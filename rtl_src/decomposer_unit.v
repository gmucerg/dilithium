==> flow/design.v <==
`timescale 1ns / 1ps
module coeff_decomposer(
        input  rst,
        input  clk,
        input  valid_i,
        output ready_i,
        input      [2:0]  sec_lvl,
        input      [23:0] di,
        output reg [23:0] doa = 0,
        output reg [23:0] dob = 0,
        output reg        valid_o = 0,
        input ready_o
    );
    assign ready_i = ready_o;
    localparam
        N1        = 18'd190464,
        N2        = 19'd523776,
        Q_N1_DIFF = 23'd8189953,
        Q_N2_DIFF = 23'd7856641,
        K         = 6'd41,
        M1        = 24'd11545611,
        M2        = 23'd4198404,
        Q         = 23'd8380417;
    reg [4:0] valid_sr = 0;
    always @(*) begin
        valid_o = valid_sr[4];
    end
    reg [23:0] di_buffer;
    reg signed [55:0] a1_0, a1_1, a1_2, a0_0, a0_1, a0_2;
    wire [23:0] sub_val;
    assign sub_val = ((((Q-1)/2 - a0_1) >> 31) & Q);
    wire [5:0] map1_out;
    decomp_map1 MAP1 (
        sec_lvl, di_buffer[22:0], map1_out);
    always @(posedge clk) begin
        if (ready_o) begin
            valid_sr <= (rst) ? 0 : {valid_sr[3:0], valid_i};
            di_buffer <= di;
            a1_0 <= map1_out;
            a1_1 <= a1_0;
            a1_2 <= a1_1;
            dob  <= a1_2;
            a0_0 <= di_buffer;
            a0_2 <= a0_1 - sub_val;
            doa  <= (a0_2 < 0) ? a0_2 + Q : a0_2;
            if (sec_lvl == 2) begin
                a0_1 <= a0_0 - ((a1_0 << 17) + (a1_0 << 16) - (a1_0 << 12) - (a1_0 << 11));
            end else begin
                a0_1 <= a0_0 - ((a1_0 << 19) - (a1_0 << 9));
            end
        end    
    end
endmodule
`timescale 1ns / 1ps
module decomp_map1(
    input [2:0] sec_lvl,
    input [22:0]     din,
    output reg [5:0] dout
    );
    reg [16:0] dout_32;
    reg [44:0] dout_88;
    always @(*) begin
        dout_32[0] = 1;
        dout_32[1] = (din >= 23'd261889) ? 1 : 0;
        dout_32[2] = (din >= 23'd785665) ? 1 : 0;
        dout_32[3] = (din >= 23'd1309441) ? 1 : 0;
        dout_32[4] = (din >= 23'd1833217) ? 1 : 0;
        dout_32[5] = (din >= 23'd2356993) ? 1 : 0;
        dout_32[6] = (din >= 23'd2880769) ? 1 : 0;
        dout_32[7] = (din >= 23'd3404545) ? 1 : 0;
        dout_32[8] = (din >= 23'd3928321) ? 1 : 0;
        dout_32[9] = (din >= 23'd4452097) ? 1 : 0;
        dout_32[10] = (din >= 23'd4975873) ? 1 : 0;
        dout_32[11] = (din >= 23'd5499649) ? 1 : 0;
        dout_32[12] = (din >= 23'd6023425) ? 1 : 0;
        dout_32[13] = (din >= 23'd6547201) ? 1 : 0;
        dout_32[14] = (din >= 23'd7070977) ? 1 : 0;
        dout_32[15] = (din >= 23'd7594753) ? 1 : 0;
        dout_32[16] = (din >= 23'd8118529) ? 1 : 0;
        dout_88[0] = 1;
        dout_88[1] = (din >= 23'd95233) ? 1 : 0;
        dout_88[2] = (din >= 23'd285697) ? 1 : 0;
        dout_88[3] = (din >= 23'd476161) ? 1 : 0;
        dout_88[4] = (din >= 23'd666625) ? 1 : 0;
        dout_88[5] = (din >= 23'd857089) ? 1 : 0;
        dout_88[6] = (din >= 23'd1047553) ? 1 : 0;
        dout_88[7] = (din >= 23'd1238017) ? 1 : 0;
        dout_88[8] = (din >= 23'd1428481) ? 1 : 0;
        dout_88[9] = (din >= 23'd1618945) ? 1 : 0;
        dout_88[10] = (din >= 23'd1809409) ? 1 : 0;
        dout_88[11] = (din >= 23'd1999873) ? 1 : 0;
        dout_88[12] = (din >= 23'd2190337) ? 1 : 0;
        dout_88[13] = (din >= 23'd2380801) ? 1 : 0;
        dout_88[14] = (din >= 23'd2571265) ? 1 : 0;
        dout_88[15] = (din >= 23'd2761729) ? 1 : 0;
        dout_88[16] = (din >= 23'd2952193) ? 1 : 0;
        dout_88[17] = (din >= 23'd3142657) ? 1 : 0;
        dout_88[18] = (din >= 23'd3333121) ? 1 : 0;
        dout_88[19] = (din >= 23'd3523585) ? 1 : 0;
        dout_88[20] = (din >= 23'd3714049) ? 1 : 0;
        dout_88[21] = (din >= 23'd3904513) ? 1 : 0;
        dout_88[22] = (din >= 23'd4094977) ? 1 : 0;
        dout_88[23] = (din >= 23'd4285441) ? 1 : 0;
        dout_88[24] = (din >= 23'd4475905) ? 1 : 0;
        dout_88[25] = (din >= 23'd4666369) ? 1 : 0;
        dout_88[26] = (din >= 23'd4856833) ? 1 : 0;
        dout_88[27] = (din >= 23'd5047297) ? 1 : 0;
        dout_88[28] = (din >= 23'd5237761) ? 1 : 0;
        dout_88[29] = (din >= 23'd5428225) ? 1 : 0;
        dout_88[30] = (din >= 23'd5618689) ? 1 : 0;
        dout_88[31] = (din >= 23'd5809153) ? 1 : 0;
        dout_88[32] = (din >= 23'd5999617) ? 1 : 0;
        dout_88[33] = (din >= 23'd6190081) ? 1 : 0;
        dout_88[34] = (din >= 23'd6380545) ? 1 : 0;
        dout_88[35] = (din >= 23'd6571009) ? 1 : 0;
        dout_88[36] = (din >= 23'd6761473) ? 1 : 0;
        dout_88[37] = (din >= 23'd6951937) ? 1 : 0;
        dout_88[38] = (din >= 23'd7142401) ? 1 : 0;
        dout_88[39] = (din >= 23'd7332865) ? 1 : 0;
        dout_88[40] = (din >= 23'd7523329) ? 1 : 0;
        dout_88[41] = (din >= 23'd7713793) ? 1 : 0;
        dout_88[42] = (din >= 23'd7904257) ? 1 : 0;
        dout_88[43] = (din >= 23'd8094721) ? 1 : 0;
        dout_88[44] = (din >= 23'd8285185) ? 1 : 0;
        dout = 0;
        if (sec_lvl == 2) begin
            case(1'b1)
            dout_88[44]: dout = 0;
            dout_88[43]: dout = 43;
            dout_88[42]: dout = 42;
            dout_88[41]: dout = 41;
            dout_88[40]: dout = 40;
            dout_88[39]: dout = 39;
            dout_88[38]: dout = 38;
            dout_88[37]: dout = 37;
            dout_88[36]: dout = 36;
            dout_88[35]: dout = 35;
            dout_88[34]: dout = 34;
            dout_88[33]: dout = 33;
            dout_88[32]: dout = 32;
            dout_88[31]: dout = 31;
            dout_88[30]: dout = 30;
            dout_88[29]: dout = 29;
            dout_88[28]: dout = 28;
            dout_88[27]: dout = 27;
            dout_88[26]: dout = 26;
            dout_88[25]: dout = 25;
            dout_88[24]: dout = 24;
            dout_88[23]: dout = 23;
            dout_88[22]: dout = 22;
            dout_88[21]: dout = 21;
            dout_88[20]: dout = 20;
            dout_88[19]: dout = 19;
            dout_88[18]: dout = 18;
            dout_88[17]: dout = 17;
            dout_88[16]: dout = 16;
            dout_88[15]: dout = 15;
            dout_88[14]: dout = 14;
            dout_88[13]: dout = 13;
            dout_88[12]: dout = 12;
            dout_88[11]: dout = 11;
            dout_88[10]: dout = 10;
            dout_88[9]: dout = 9;
            dout_88[8]: dout = 8;
            dout_88[7]: dout = 7;
            dout_88[6]: dout = 6;
            dout_88[5]: dout = 5;
            dout_88[4]: dout = 4;
            dout_88[3]: dout = 3;
            dout_88[2]: dout = 2;
            dout_88[1]: dout = 1;
            dout_88[0]: dout = 0;
            endcase
        end else begin
            case(1'b1)
            dout_32[16]: dout = 0;
            dout_32[15]: dout = 15;
            dout_32[14]: dout = 14;
            dout_32[13]: dout = 13;
            dout_32[12]: dout = 12;
            dout_32[11]: dout = 11;
            dout_32[10]: dout = 10;
            dout_32[9]: dout = 9;
            dout_32[8]: dout = 8;
            dout_32[7]: dout = 7;
            dout_32[6]: dout = 6;
            dout_32[5]: dout = 5;
            dout_32[4]: dout = 4;
            dout_32[3]: dout = 3;
            dout_32[2]: dout = 2;
            dout_32[1]: dout = 1;
            dout_32[0]: dout = 0;
            endcase
        end
    end
endmodule
`timescale 1ns / 1ps
module decomposer_unit #(
    parameter OUTPUT_W    = 4,
    parameter COEFF_W     = 24
    ) (
    input rst,
    input clk,
    input [2:0] sec_lvl,
    input  valid_i,
    output ready_i,
    input  [OUTPUT_W*COEFF_W-1:0] di,
    output [OUTPUT_W*COEFF_W-1:0] doa,
    output [OUTPUT_W*COEFF_W-1:0] dob,
    output valid_o,
    input ready_o
    );
    wire [0:OUTPUT_W-1] valid_coeff_o;
    assign valid_o = &valid_coeff_o;
    wire [OUTPUT_W-1:0] ready_i_sub;
    assign ready_i = |ready_i_sub;
    genvar i;
    generate
        for (i = 0; i < OUTPUT_W; i = i + 1) begin
            coeff_decomposer COEFF_DECOMP(
                rst, clk, valid_i, ready_i_sub[i], sec_lvl, di[24*i+:24],
                doa[24*i+:24], dob[24*i+:24], valid_coeff_o[i], ready_o
            );
        end
    endgenerate
endmodule
---- Reports on decomposer_unit ----
Tool output for the design above, in the order of the flow.
Line numbers count from 1 in the design file above.
Cell names lack the library's common part.
The mark - stands for no value.
design
  design top .............................. decomposer_unit
  clock input ............................. clk
  standard-cell library ................... sky130hd
  timing corner ........................... tt_025C_1v80

---- Word-level counts ----
Source: Yosys, flattened and elaborated, memories not mapped. Widths are those after wreduce; folded enables and synchronous resets count as part of the registers. Registers that Yosys merges into a memory's read port (data or address) are not register bits. Print and check cells do not count. Equal cells are merged and count once.
cells by class
  $add $sub $neg .......................... 36
  reduce/logical cells .................... 1
  equal/unequal tests ..................... 1
  multiplexer cells ....................... 492
  order comparisons ....................... 244
operator list
  kind                                            count
  >= comparator 23 bit with constant B            120
  >= comparator 23 x 22 -> 1 bit with constant B  60
  2-to-1 mux 6 bit                                120
  >= comparator 23 x 21 -> 1 bit with constant B  28
  subtractor 25 x 56 -> 56 bit                    8
  >= comparator 23 x 20 -> 1 bit with constant B  16
  2-to-1 mux 4 bit                                68
  2-to-1 mux 1 bit                                248
  < comparator 56 x 1 -> 1 bit with constant B    4
  subtractor 56 x 18 -> 56 bit                    4
  subtractor 56 x 19 -> 56 bit                    4
  subtractor 56 x 23 -> 56 bit                    4
  2-to-1 mux 56 bit                               4
  subtractor 22 x 54 -> 54 bit with constant A    4
  >= comparator 23 x 19 -> 1 bit with constant B  8
  subtractor 25 x 15 -> 26 bit                    4
  adder 23 x 22 -> 24 bit                         4
  adder 24 x 23 -> 24 bit with constant B         4
  2-to-1 mux 3 bit                                32
  2-to-1 mux 24 bit                               4
  >= comparator 23 x 17 -> 1 bit with constant B  4
  >= comparator 23 x 18 -> 1 bit with constant B  4
  2-to-1 mux 2 bit                                16
  AND reduction 4 bit                             1
  == test 3 x 2 -> 1 bit with constant B          1
word-level totals
  input port bits ......................... 103
  output and inout bits ................... 194
  flip-flop bits (word level) ............. 852
  elaborated cells ........................ 814

---- Depth ----
Yosys ltp: most cells in a row. Word level: on the elaborated netlist, between registers, memories and ports. Mapped: between sequential cells and ports; inverters and the memories' decode and read muxes count.
depth
  word-level depth ........................ 47
  ABC_AREA ................................ 0
  depth in mapped cells ................... 19
  depth with buffers taken out ............ 18

---- Netlist ----
Source: synth_stat.txt of the flow (Yosys; design flattened, memories mapped). It holds for the ABC_AREA given above (unset counts as 0); a run with the other value may have another netlist.
cells by type
  cell      count  total area (um2)
  edfxtp_1  705    2.12E+04
  ha_1      377    4.72E+03
  xnor2_1   213    1.87E+03
  a21oi_1   325    1626.56
  nand2_1   413    1.55E+03
  nor2_1    403    1.51E+03
  o21ai_0   286    1.43E+03
  xor2_1    152    1.33E+03
  inv_1     249    934.646
  fa_1      41     820.787
  nor3_1    160    800.768
  nand3_1   138    690.662
  clkbuf_1  174    653.126
  buf_4     73     548.026
  and3_1    80     500.48
  nand4_1   79     494.224
  nand2b_1  77     481.712
  o21a_1    55     412.896
Other cell types: 88; their cells: 1059.
mapped netlist
  mapped area ............................. 49772.7 um2
  flip-flop cells ......................... 705
  sequential area ......................... 21170.3 um2
  buffer cells ............................ 265
  standard cells after synthesis .......... 5059
By module: a second synthesis without flattening, with its own total; a netlist apart from the flattened one above.
second synthesis, totals
  cells (unflattened synthesis) ........... 4598
  area total of the unflattened synthesis .. 45399.8 um2
Each row is one instance without its submodules.
modules
  module            area (um2)  sequential area (um2)  times used  cells
  coeff_decomposer  8936.1      4594.4                 4           758
  decomp_map1       2409.8      0.0                    4           391
  decomposer_unit   16.3        0.0                    1           2

---- Worst setup path after synthesis ----
OpenSTA on the mapped netlist: ideal clock, no wires. The path of least setup slack (recovery checks aside). Input and output delay are each 20% of the period. Register names are those of the netlist, which keeps one name where synthesis merged equal registers.
timing path after synthesis
  path type ............................... register to register
  start point ............................. register genblk1[1].COEFF_DECOMP.a0_1[3]
  end point ............................... register genblk1[1].COEFF_DECOMP.a0_2[55]
  setup slack ............................. 2.326 ns
  launch time at the first pin ............ 0.000 ns
  delay of the path ....................... 4.275 ns
  setup time .............................. 0.266 ns
  driving pins on the path ................ 18
  path buffers ............................ 1
  arrival time ............................ 4.009 ns
  required time ........................... 6.334 ns
  period .................................. 6.6 ns
  period reached after synthesis .......... 4.274 ns
"delay of the path" = arrival - input delay + setup time.
"driving pins on the path" counts driving pins, that of a launching flip-flop among them; a cell with two outputs on the path counts twice.
"period reached after synthesis" is the clock period less the worst setup slack; recovery checks do not enter. This is arithmetic on one report: input and output delays are still those of the set period (20% each).
Between the ends stands the longest chain of elaborated cells between them, by number of cells; it is not shown to be the way that was timed. Of several equally long chains one is given.
Each line given opens the expression or statement behind the cell; cells for indexed reads and writes are added by Yosys, which also makes memories of some case tables.
between the ends, after synthesis
  cells stage by stage .................... edfxtp_1 or4_4 or2_0 buf_2 nor2_1 nand4_1 a211oi_2 xnor2_1 ha_1 or4b_1 nor4b_1 o21ai_0 a41oi_1 o21ai_1 o21a_1 o21a_1 nor3_1 xor2_1
  cells in the longest elaborated chain ... 2
  elaborated cells on any way between the ends .. 2
  RTL lines with such cells ............... 2
  those cells by class .................... add/sub (2)
ends and longest elaborated chain, after synthesis
  element                       RTL line  source
  from (decl)                   29        reg signed [55:0] a1_0, a1_1, a1_2, a0_0, a0_1, a0_2;
  from (assign)                 47        a0_1 <= a0_0 - ((a1_0 << 17) + (a1_0 << 16) - (a1_0 << 12) - (a1_0 << 11));
  from (assign)                 49        a0_1 <= a0_0 - ((a1_0 << 19) - (a1_0 << 9));
  subtractor 22 x 54 -> 54 bit  31        assign sub_val = ((((Q-1)/2 - a0_1) >> 31) & Q);
  subtractor 56 x 23 -> 56 bit  44        a0_2 <= a0_1 - sub_val;
  to (assign)                   44
  to (decl)                     29

---- Path in the finished layout ----
From the final timing report of stored run 1: the path of least setup slack in the routed layout; clock arrival at registers is part of the times.
timing path post-layout
  path type ............................... register to register
  start point ............................. register genblk1[3].COEFF_DECOMP.a0_1[6]
  end point ............................... register genblk1[3].COEFF_DECOMP.a0_2[55]
  path buffers ............................ 0
  launch time at the first pin ............ 0.75 ns
  period .................................. 2.77 ns
  driving pins on the path ................ 17
  setup time .............................. 0.25 ns
  required time ........................... 3.26 ns
  setup slack ............................. -1.51 ns
  arrival time ............................ 4.77 ns
Between the ends stands the longest chain of elaborated cells between them, by number of cells; it is not shown to be the way that was timed. Of several equally long chains one is given.
between the ends, post-layout
  cells stage by stage .................... edfxtp_1 or4_4 nor4_4 nand4_1 a211o_1 or3_4 nor3_4 xor2_1 ha_2 or2_4 a21oi_4 nand4b_1 o21a_1 a21boi_2 o21ai_2 nand3_1 xnor2_1
  cells in the longest elaborated chain ... 2
  elaborated cells on any way between the ends .. 2
  RTL lines with such cells ............... 2
  those cells by class .................... add/sub (2)
ends and longest elaborated chain, post-layout
  element                       RTL line  source
  from (decl)                   29        reg signed [55:0] a1_0, a1_1, a1_2, a0_0, a0_1, a0_2;
  from (assign)                 47        a0_1 <= a0_0 - ((a1_0 << 17) + (a1_0 << 16) - (a1_0 << 12) - (a1_0 << 11));
  from (assign)                 49        a0_1 <= a0_0 - ((a1_0 << 19) - (a1_0 << 9));
  subtractor 22 x 54 -> 54 bit  31        assign sub_val = ((((Q-1)/2 - a0_1) >> 31) & Q);
  subtractor 56 x 23 -> 56 bit  44        a0_2 <= a0_1 - sub_val;
  to (assign)                   44
  to (decl)                     29

Data sheet: physical implementation of decomposer_unit

2 stored runs of decomposer_unit in the flow (synthesis by Yosys, layout by OpenROAD, sky130hd cells), in arbitrary order. Constraints: input delay and output delay 20% of the set period each, output load 0.01 pF.
"worst setup path time (ns)" means the part of the period allowed to the worst setup path (the constraints hold back 20% at inputs and 20% at outputs) less its slack; where the path has registers, the arrival times of their clocks count too.

Flow files of stored run 1
==> flow/run.sh <==
#!/bin/bash
# the make line also repeats the synthesis and layout settings of config.mk as NAME=value (left out here)
make -C /OpenROAD-flow-scripts/flow DESIGN_CONFIG=/design/flow/config.mk WORK_HOME=/design/flow/orfs CLKGATE_MAP_FILE= finish
==> flow/config.mk <==
export PLATFORM = sky130hd
export DESIGN_NAME = decomposer_unit
export DESIGN_NICKNAME = decomposer_unit
export VERILOG_FILES = /design/flow/design.v
export SDC_FILE = /design/flow/constraint.sdc
export NUM_CORES = 4
export LEC_CHECK = 0
export CAP_MARGIN = 20
export CELL_PAD_IN_SITES_DETAIL_PLACEMENT = 1
export CELL_PAD_IN_SITES_GLOBAL_PLACEMENT = 1
export CORE_MARGIN = 2
export CORE_UTILIZATION = 22
export CTS_CLUSTER_SIZE = 44
export GPL_ROUTABILITY_DRIVEN = 0
export GPL_TIMING_DRIVEN = 1
export MAX_ROUTING_LAYER = met4
export SETUP_SLACK_MARGIN = 0.61
export SLEW_MARGIN = 35
==> flow/constraint.sdc <==
create_clock -name core_clock -period 2.77 [get_ports {clk}]
set_input_delay 0.5540 -clock core_clock [delete_from_list [all_inputs] [get_ports {clk}]]
set_output_delay 0.5540 -clock core_clock [all_outputs]
set_load 0.01 [all_outputs]

report of stored run 1
yosys chip area after synthesis (um^2): 49772.7
finish__design__die__area: 230059.0
finish__design__instance__area__stdcell: 77664.5
finish__timing__setup__ws: -1.508
finish__timing__hold__ws: 0.146
worst setup path time (ns): 4.28
worst setup path kind: register to register

Flow files of stored run 2
==> flow/run.sh <==
#!/bin/bash
# the make line also repeats the synthesis and layout settings of config.mk as NAME=value (left out here)
make -C /OpenROAD-flow-scripts/flow DESIGN_CONFIG=/design/flow/config.mk WORK_HOME=/design/flow/orfs CLKGATE_MAP_FILE= finish
==> flow/config.mk <==
export PLATFORM = sky130hd
export DESIGN_NAME = decomposer_unit
export DESIGN_NICKNAME = decomposer_unit
export VERILOG_FILES = /design/flow/design.v
export SDC_FILE = /design/flow/constraint.sdc
export NUM_CORES = 4
export LEC_CHECK = 0
export CAP_MARGIN = 20
export CELL_PAD_IN_SITES_DETAIL_PLACEMENT = 2
export CORE_ASPECT_RATIO = 0.62
export CORE_MARGIN = 2
export CORE_UTILIZATION = 58
export GPL_TIMING_DRIVEN = 1
export PLACE_DENSITY = 0.92
export SETUP_SLACK_MARGIN = -0.19
export SLEW_MARGIN = 20
==> flow/constraint.sdc <==
create_clock -name core_clock -period 6.16 [get_ports {clk}]
set_input_delay 1.2320 -clock core_clock [delete_from_list [all_inputs] [get_ports {clk}]]
set_output_delay 1.2320 -clock core_clock [all_outputs]
set_load 0.01 [all_outputs]

report of stored run 2: did not finish, place, DPL-0033
